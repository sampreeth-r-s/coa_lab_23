==> flow/design.v <==
module gcd(a,b,clk,out);
    input [7:0]a;
    input [7:0]b;
    input clk;
    output [7:0] out;
    reg [7:0] out;
    reg [7:0] rega;
    reg [7:0] regb;
    reg set=1'b0;
    always @(posedge clk)
    begin 
        if(set==0)
        begin
            rega=a;
            regb=b;
            set=1;
            $monitor("rega=%d, regb=%d",rega,regb);
        end   
        if(set&&rega>regb)
            rega=rega-regb;
        else if(set&&rega<regb)
            regb=regb-rega; 
        else if(set)
            out=rega;
        $monitor("rega=%d, regb=%d",rega,regb);
    end
endmodule
## Step by step through the tools: gcd

The steps from the RTL of gcd to its reports follow in flow order.
Line numbers count from 1 in the design file above.
Library cell names are shortened.
A cell with -- has no value.

- Top module: gcd
- Clock input: clk
- Library: sky130hd
- Library corner: tt_025C_1v80

## After elaboration

Counts by Yosys on the flattened word-level netlist (proc, flatten, opt, wreduce; memories kept). Register bits leave out memories and registers merged into their read ports (data or address); mux counts leave out enables and synchronous resets folded into registers. Print and check cells are left out. Cells with the same type and inputs are merged into one.

- Bitwise gates (word level): 2
- Multiplexer cells: 5
- Multipliers: 0
- Add/sub/neg operators: 2
- Order comparisons: 2
- Eq/ne operators: 0
- Shift-type cells: 0
- Divide/modulo/power cells: 0
- Reductions and logical operators: 1

Operators with widths:

| cell | count |
|---|---|
| 2-to-1 mux 8 bit | 5 |
| subtractor 8 bit | 2 |
| > comparator 8 bit | 1 |
| less-than comparator 8 bit | 1 |
| inverter 1 bit | 2 |
| AND reduction 2 bit | 1 |

- Memories: 0
- Word width x clocked read ports: 0
- Elaborated cells: 16
- Bits in latches: 0
- Register bits after elaboration: 25
- Bits in writable memories: 0
- Memory bits (read-only): 0
- Output and inout port bits: 8
- Input bits: 17

## Depth

Yosys ltp: most cells in a row. Word level: on the elaborated netlist, between registers, memories and ports. Mapped: between sequential cells and ports; inverters and the memories' decode and read muxes count.

- Word-level depth: 4
- ABC_AREA: 0
- Gate-level depth with buffers: 12
- Depth with buffers taken out: 9

## After synthesis

Yosys stat after the flow's synthesis: flattened, memories mapped to cells. It holds for the ABC_AREA given above (unset counts as 0); a run with the other value may have another netlist.
Totals and module areas in this step are rounded.

Cell types:

| type | count |
|---|---|
| dfxtp_1 | 17 |
| mux2i_1 | 25 |
| edfxtp_1 | 8 |
| ha_1 | 16 |
| inv_1 | 14 |
| xor2_1 | 5 |
| nand2_1 | 11 |
| fa_1 | 2 |
| o21ai_0 | 8 |
| a21oi_1 | 7 |
| mux2_2 | 3 |
| nand2b_1 | 5 |
| a211oi_1 | 4 |
| nor2_1 | 8 |
| xnor2_1 | 3 |
| buf_4 | 3 |
| o21a_1 | 3 |
| buf_2 | 3 |

Not listed: further types 19, cells in them 21.

- Cells in the netlist: 166
- Buffers: 8
- Flip-flops: 25
- Chip area (Yosys): 1700 um2
- Area of sequential cells: 580 um2

## Timing after synthesis

OpenSTA on the mapped netlist: ideal clock, no wires. The path of least setup slack (recovery checks aside). Input and output delay are each 20% of the period. Register names are those of the netlist, which keeps one name where synthesis merged equal registers.

- Kind: input -> register
- From: input b[0]
- To: register out[0]
- Launch time at the first pin: 1136 ps
- Arrival time: 3053 ps
- Period: 5680 ps
- Driving pins on the path: 9
- Path delay: 2287 ps
- Setup slack: 2257 ps
- Data required time: 5310 ps
- Synthesis period reached: 3423 ps

"path delay" = arrival - input delay + setup time.
"driving pins on the path" counts driving pins, that of a launching flip-flop among them; a cell with two outputs on the path counts twice.
"synthesis period reached" is the clock period less the worst setup slack; recovery checks do not enter. This is arithmetic on one report: input and output delays are still those of the set period (20% each).
The rows between start and end are the longest chain of elaborated cells between them; the timing report does not say that the signal goes this way. Where chains are equally long, one stands for them.
A line is the first line of the expression or statement that the cell stems from. Yosys adds cells for indexed reads and writes and turns some case tables into memories.

- Path through: mux2i_1 inv_1 ha_1 fa_1 nand2b_1 a21oi_1 o21ai_2 buf_2 nor2_1
- Cells in the longest elaborated chain: 4
- Elaborated cells between the ends (all ways): 6
- Source lines of those cells: 3

RTL lines, path post-synthesis:

| what | line | source |
|---|---|---|
| start: declaration | 3 | `input [7:0]b;` |
| 2-to-1 mux 8 bit | 12 | `if(set==0)` |
| less-than comparator 8 bit | 21 | `else if(set&&rega<regb)` |
| inverter 1 bit | -- |  |
| AND reduction 2 bit | -- |  |
| end: assignment | 24 | `out=rega;` |
| end: declaration | 5 | `output [7:0] out;` |

## Path in the finished layout

From the final timing report of job 1: the path of least setup slack in the routed layout; clock arrival at registers is part of the times.
The report prints the path's times to 10 ps; the period is as set.

- Kind: input -> register
- From: input b[0]
- To: register out[3]
- Launch time at the first pin: 690 ps
- Setup slack: 590 ps
- Data required time: 3420 ps
- Period: 3470 ps
- Arrival time: 2830 ps
- Driving pins on the path: 9

The rows between start and end are the longest chain of elaborated cells between them; the timing report does not say that the signal goes this way. Where chains are equally long, one stands for them.

- Path through: clkdlybuf4s50_1 mux2i_1 inv_1 ha_1 fa_1 nand2b_1 a21oi_2 o21ai_4 nor2_4
- Cells in the longest elaborated chain: 4
- Elaborated cells between the ends (all ways): 6
- Source lines of those cells: 3

RTL lines, path post-layout:

| what | line | source |
|---|---|---|
| start: declaration | 3 | `input [7:0]b;` |
| 2-to-1 mux 8 bit | 12 | `if(set==0)` |
| less-than comparator 8 bit | 21 | `else if(set&&rega<regb)` |
| inverter 1 bit | -- |  |
| AND reduction 2 bit | -- |  |
| end: assignment | 24 | `out=rega;` |
| end: declaration | 5 | `output [7:0] out;` |

==> runs of gcd <==
Top module gcd; platform sky130hd; tools Yosys and OpenROAD; 2 stored runs in no particular order. Input and output delays are each 20% of the period that was set; the output load is 0.01 pF.
"clock period achieved" is the run's clock period less its worst setup slack. It is reckoned from that one timing run; input and output delays stay at 20% of the period that was set.
"worst setup path time" means the part of the period allowed to the worst setup path (the constraints hold back 20% at inputs and 20% at outputs) less its slack; where the path has registers, the arrival times of their clocks count too.
"power consumption": no workload was simulated; the value follows from the tool's default switching activity.
"worst setup path time" is given in steps of 10 ps.
Measured values are rounded.

### Job 1

Settings: `period_ns=3.47`, `CORE_UTILIZATION=24`, `SETUP_SLACK_MARGIN=0.4`, `PLACE_DENSITY=0.72`, `CELL_PAD_IN_SITES_GLOBAL_PLACEMENT=2`, `CELL_PAD_IN_SITES_DETAIL_PLACEMENT=0`, `TNS_END_PERCENT=20`, `ABC_AREA=0`, `CTS_CLUSTER_SIZE=85`, `CAP_MARGIN=0`, `SLEW_MARGIN=0`, `MAX_ROUTING_LAYER=met4`, `CORE_MARGIN=2`

- Clock period achieved: 2882 ps
- Worst setup slack after layout: 590 ps
- Power consumption: 1.8 mW
- Full die area: 7600 um2
- Area of the synthesized netlist: 1700 um2
- Area of the standard cells in the finished layout: 2100 um2
- Final setup TNS: 0 ps
- Utilization of the finished layout: 31%
- Worst setup path time: 2190 ps
- Type of the worst setup path: input -> register
- Worst hold slack: 550 ps

### Job 2

Settings: `period_ns=2.19`, `CORE_UTILIZATION=42`, `HOLD_SLACK_MARGIN=-0.03`, `CORE_ASPECT_RATIO=0.59`, `GPL_ROUTABILITY_DRIVEN=0`, `CAP_MARGIN=35`, `SLEW_MARGIN=35`, `MAX_ROUTING_LAYER=met4`, `CORE_MARGIN=2`

- Clock period achieved: 2352 ps
- Worst setup slack after layout: -160 ps
- Power consumption: 3.7 mW
- Full die area: 4500 um2
- Area of the synthesized netlist: 1700 um2
- Area of the standard cells in the finished layout: 2600 um2
- Final setup TNS: -2500 ps
- Utilization of the finished layout: 69%
- Worst setup path time: 1910 ps
- Type of the worst setup path: input -> register
- Worst hold slack: 590 ps
