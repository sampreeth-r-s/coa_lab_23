==> flow/design.v <==
module register(src,dest,loadval,move,out,clk);
    input [2:0] src;
    input [2:0] dest;
    input [15:0] loadval;
    input [7:0] move;
    input clk;
    output [15:0] out;
    reg [15:0] out;
    reg [15:0] registers [7:0];
    parameter high=16'bzzzzzzzzzzzzzzzz;
    always @(posedge clk)
    begin
        if(move==0)
            registers[dest]=loadval;
        if(move)
        begin
            out=registers[src];
            $monitor("Out=%d",out);
            registers[dest]=out;
        end
        else 
            out=high;
     end
endmodule
module registerfile(src_register,dst_register,move_in,inp,out,clk);
    input [2:0] src_register;
    input [2:0] dst_register;
    input move_in;
    input [15:0] inp;
    output [15:0] out;
    input clk;
    reg [15:0] temp;
    register R (src_register, dst_register,inp,move_in,out,clk);
endmodule
### Reports on registerfile

Tool output for the design above, in the order of the flow.
Lines are those of the file above, counted from 1.
Operators: Yosys type, input widths -> output width; for muxes data width and select width s.
Cell names lack the library's common part.
Not given: n/a

* top module: registerfile
* clock port: clk
* cell library: sky130hd
* corner: tt_025C_1v80

### After elaboration

Source: Yosys, flattened and elaborated. Widths are those after wreduce; folded enables and synchronous resets count as part of the registers. Registers that Yosys merges into a memory's read port (data or address) are not register bits. Print and check cells do not count. Equal cells are merged and count once.

* equality and inequality tests: 14
* reductions and logical operators: 11
* multiplexer cells: 34

Operators with widths (count)
* $pmux 16 s2: 16
* $mux 16: 17
* $pmux 16 s8: 1
* $reduce_or 7->1: 8
* $eq 3x3->1 const B: 8
* $eq 3x2->1 const B: 4
* $logic_not 8->1: 1
* $eq 3x1->1 const B: 2
* $logic_not 3->1: 2

* cells after elaboration: 68
* output and inout port bits: 16
* register bits after elaboration: 144

### Depth

Depth = most cells in a row (Yosys ltp): at word level without a register or memory, in the mapped netlist without a sequential cell, where the memories' decode and read muxes count.

* word-level depth: 7
* ABC_AREA: 0
* gate-level depth with buffers: 8

### Netlist

Yosys stat after the flow's synthesis: flattened, memories mapped to cells. It holds for the ABC_AREA given above (unset counts as 0); a run with the other value may have another netlist.
The area totals of this step are shown rounded.

* cell count: 767
* buffer cells: 74
* sequential area: 2900 µm²
* flip-flops: 144
* mapped area: 7300 µm²

Cell types
* dfxtp_1: count 144, area in all 2.88E+03 µm²
* mux2i_1: count 128, area in all 1.28E+03 µm²
* o22ai_1: count 106, area in all 663.136 µm²
* nand2_1: count 94, area in all 352.838 µm²
* nor4_4: count 12, area in all 255.245 µm²
* a21oi_1: count 38, area in all 190.182 µm²
* clkbuf_1: count 49, area in all 183.926 µm²
* mux2_2: count 12, area in all 135.13 µm²
* buf_6: count 11, area in all 123.869 µm²
* nor2b_1: count 18, area in all 112.608 µm²
* a22oi_1: count 14, area in all 105.101 µm²
* nor2_1: count 24, area in all 90.086 µm²
* a21oi_2: count 7, area in all 61.309 µm²
* buf_4: count 8, area in all 60.058 µm²
* a211oi_1: count 7, area in all 52.55 µm²
* nand3b_1: count 7, area in all 52.55 µm²
* o22a_1: count 6, area in all 52.55 µm²
* mux2_4: count 3, area in all 45.043 µm²

Other cell types: 30; their cells: 79.
The figures by module come from a second, unflattened synthesis with its own total; it is not the netlist above.

* cells (unflattened synthesis): 835
* area (unflattened synthesis): 7500 µm²

Rows give one instance, submodules left out.

By module
* register: cells 834, area 7500 µm², instances 1, seq. area 2900 µm²
* registerfile: cells 1, area 3.8 µm², instances 1, seq. area 0.0 µm²

### Worst setup path after synthesis

Path of least setup slack by OpenSTA after synthesis, without wires, with an ideal clock, recovery checks aside; 20% of the period is set as input and as output delay. Where synthesis merged equal registers, the netlist keeps one of their names.

* kind: input to register
* start point: input port dst_register[2]
* end point: register R.registers[0][9]
* path buffers: 2
* data arrival time: 2680 ps
* launch time at the first pin: 1026 ps
* clock period: 5130 ps
* stages on the path: 7
* path slack: 2305 ps
* delay of the path: 1800 ps
* synthesis period reached: 2825 ps

"delay of the path" is the arrival time less input delay plus setup time.
"stages on the path" counts driving pins, that of a launching flip-flop among them; a cell with two outputs on the path counts twice.
"synthesis period reached" = period - worst setup slack (recovery checks aside). The figure is calculated, with input and output delays left at 20% of the set period.
Between the ends stands the longest chain of elaborated cells between them, by number of cells; it is not shown to be the way that was timed. Of several equally long chains one is given.
A line is the first line of the expression or statement that the cell stems from. Yosys adds cells for indexed reads and writes and turns some case tables into memories.

* path through: buf_4 -> nor4b_4 -> buf_6 -> mux2i_1 -> o22ai_1 -> nor4_4 -> a22oi_1
* length of the longest elaborated chain: 7
* elaborated cells on any way between the ends: 35
* those cells by class: eq/ne: 7; mux: 19; reduce/logical: 9

RTL lines, path after synthesis
* start: declaration: line 27 `input [2:0] dst_register;`
* $logic_not 3->1: line 14 `registers[dest]=loadval;`
* $reduce_or 7->1
* $pmux 16 s2: line 14
* $mux 16: line 13 `if(move==0)`
* $pmux 16 s8: line 17 `out=registers[src];`
* $pmux 16 s2: line 19 `registers[dest]=out;`
* $mux 16: line 15 `if(move)`
* end: assignment: line 14
* end: assignment: line 19
* end: declaration: line 9 `reg [15:0] registers [7:0];`

### Worst path after layout

From the final timing report of run 1: the path of least setup slack in the routed layout; clock arrival at registers is part of the times.
The path's times are printed in steps of 10 ps; the period is the one set.

* kind: input to register
* start point: input port src_register[2]
* end point: register R.registers[0][12]
* stages on the path: 7
* clock period: 3710 ps
* launch time at the first pin: 740 ps
* data arrival time: 3460 ps
* path slack: 540 ps
* path buffers: 3

Between the ends stands the longest chain of elaborated cells between them, by number of cells; it is not shown to be the way that was timed. Of several equally long chains one is given.

* path through: clkdlybuf4s50_1 -> clkbuf_1 -> nand2_1 -> clkbuf_1 -> o22ai_1 -> nor4_4 -> a22oi_1
* length of the longest elaborated chain: 4
* elaborated cells on any way between the ends: 11
* source lines of those cells: 3
* those cells by class: eq/ne: 7; mux: 3; reduce/logical: 1

RTL lines, path post-layout
* start: declaration: line 26 `input [2:0] src_register;`
* $eq 3x3->1: line 17 `out=registers[src];`
* $pmux 16 s8: line 17
* $pmux 16 s2: line 19 `registers[dest]=out;`
* $mux 16: line 15 `if(move)`
* end: assignment: line 14 `registers[dest]=loadval;`
* end: assignment: line 19
* end: declaration: line 9 `reg [15:0] registers [7:0];`

Subject: registerfile on sky130hd, stored results

Hello all,

Flow measurements of registerfile on sky130hd: 2 stored runs with different settings, listed in no order. Input and output delays are each 20% of the period that was set; the output load is 0.01 pF.
"clock period reached": clock period set for the run, less the worst setup slack. It is reckoned from that one timing run; input and output delays stay at 20% of the period that was set.
By "time used up by the worst setup path" is meant the share of the clock period that the worst setup path is allowed (20% is reserved at inputs, 20% at outputs), minus its slack. Clock arrival times at its registers enter into it.
By "power" is meant OpenSTA's value without simulated activity: inputs other than the clock are taken to toggle once in ten clock periods, and the tool carries that through the logic.
"time used up by the worst setup path" is given in steps of 10 ps.
Results are given in rounded form.

### Run 1

Settings: `period_ns=3.71`, `CORE_UTILIZATION=30`, `SETUP_SLACK_MARGIN=0.47`, `PLACE_DENSITY_LB_ADDON=0.21`, `HOLD_SLACK_MARGIN=0.04`, `CELL_PAD_IN_SITES_GLOBAL_PLACEMENT=0`, `CELL_PAD_IN_SITES_DETAIL_PLACEMENT=2`, `TNS_END_PERCENT=75`, `GPL_TIMING_DRIVEN=0`, `CTS_CLUSTER_DIAMETER=360`, `CAP_MARGIN=20`, `CORE_MARGIN=2`, `SLEW_MARGIN=20`

- Synthesis area: 7,300 µm²
- Overall die area: 26,000 µm²
- Standard-cell area after layout: 8,700 µm²
- Utilization of the finished layout: 36%
- Worst setup slack after layout: 540 ps
- Total negative slack on setup checks: 0 ps
- Worst hold slack: 550 ps
- Power: 5.2 mW
- Clock period reached: 3,168 ps
- Time used up by the worst setup path: 2,430 ps
- Worst setup path kind: input to register

### Run 2

Settings: `period_ns=3.35`, `CORE_UTILIZATION=59`, `SETUP_SLACK_MARGIN=0.45`, `PLACE_DENSITY=0.6`, `CELL_PAD_IN_SITES_DETAIL_PLACEMENT=2`, `TNS_END_PERCENT=60`, `ABC_AREA=1`, `GPL_TIMING_DRIVEN=0`, `GPL_ROUTABILITY_DRIVEN=0`, `SLEW_MARGIN=25`, `MIN_ROUTING_LAYER=met2`, `CAP_MARGIN=20`, `CORE_MARGIN=2`

Did not finish, placement stopped with DPL-0033.

Thanks
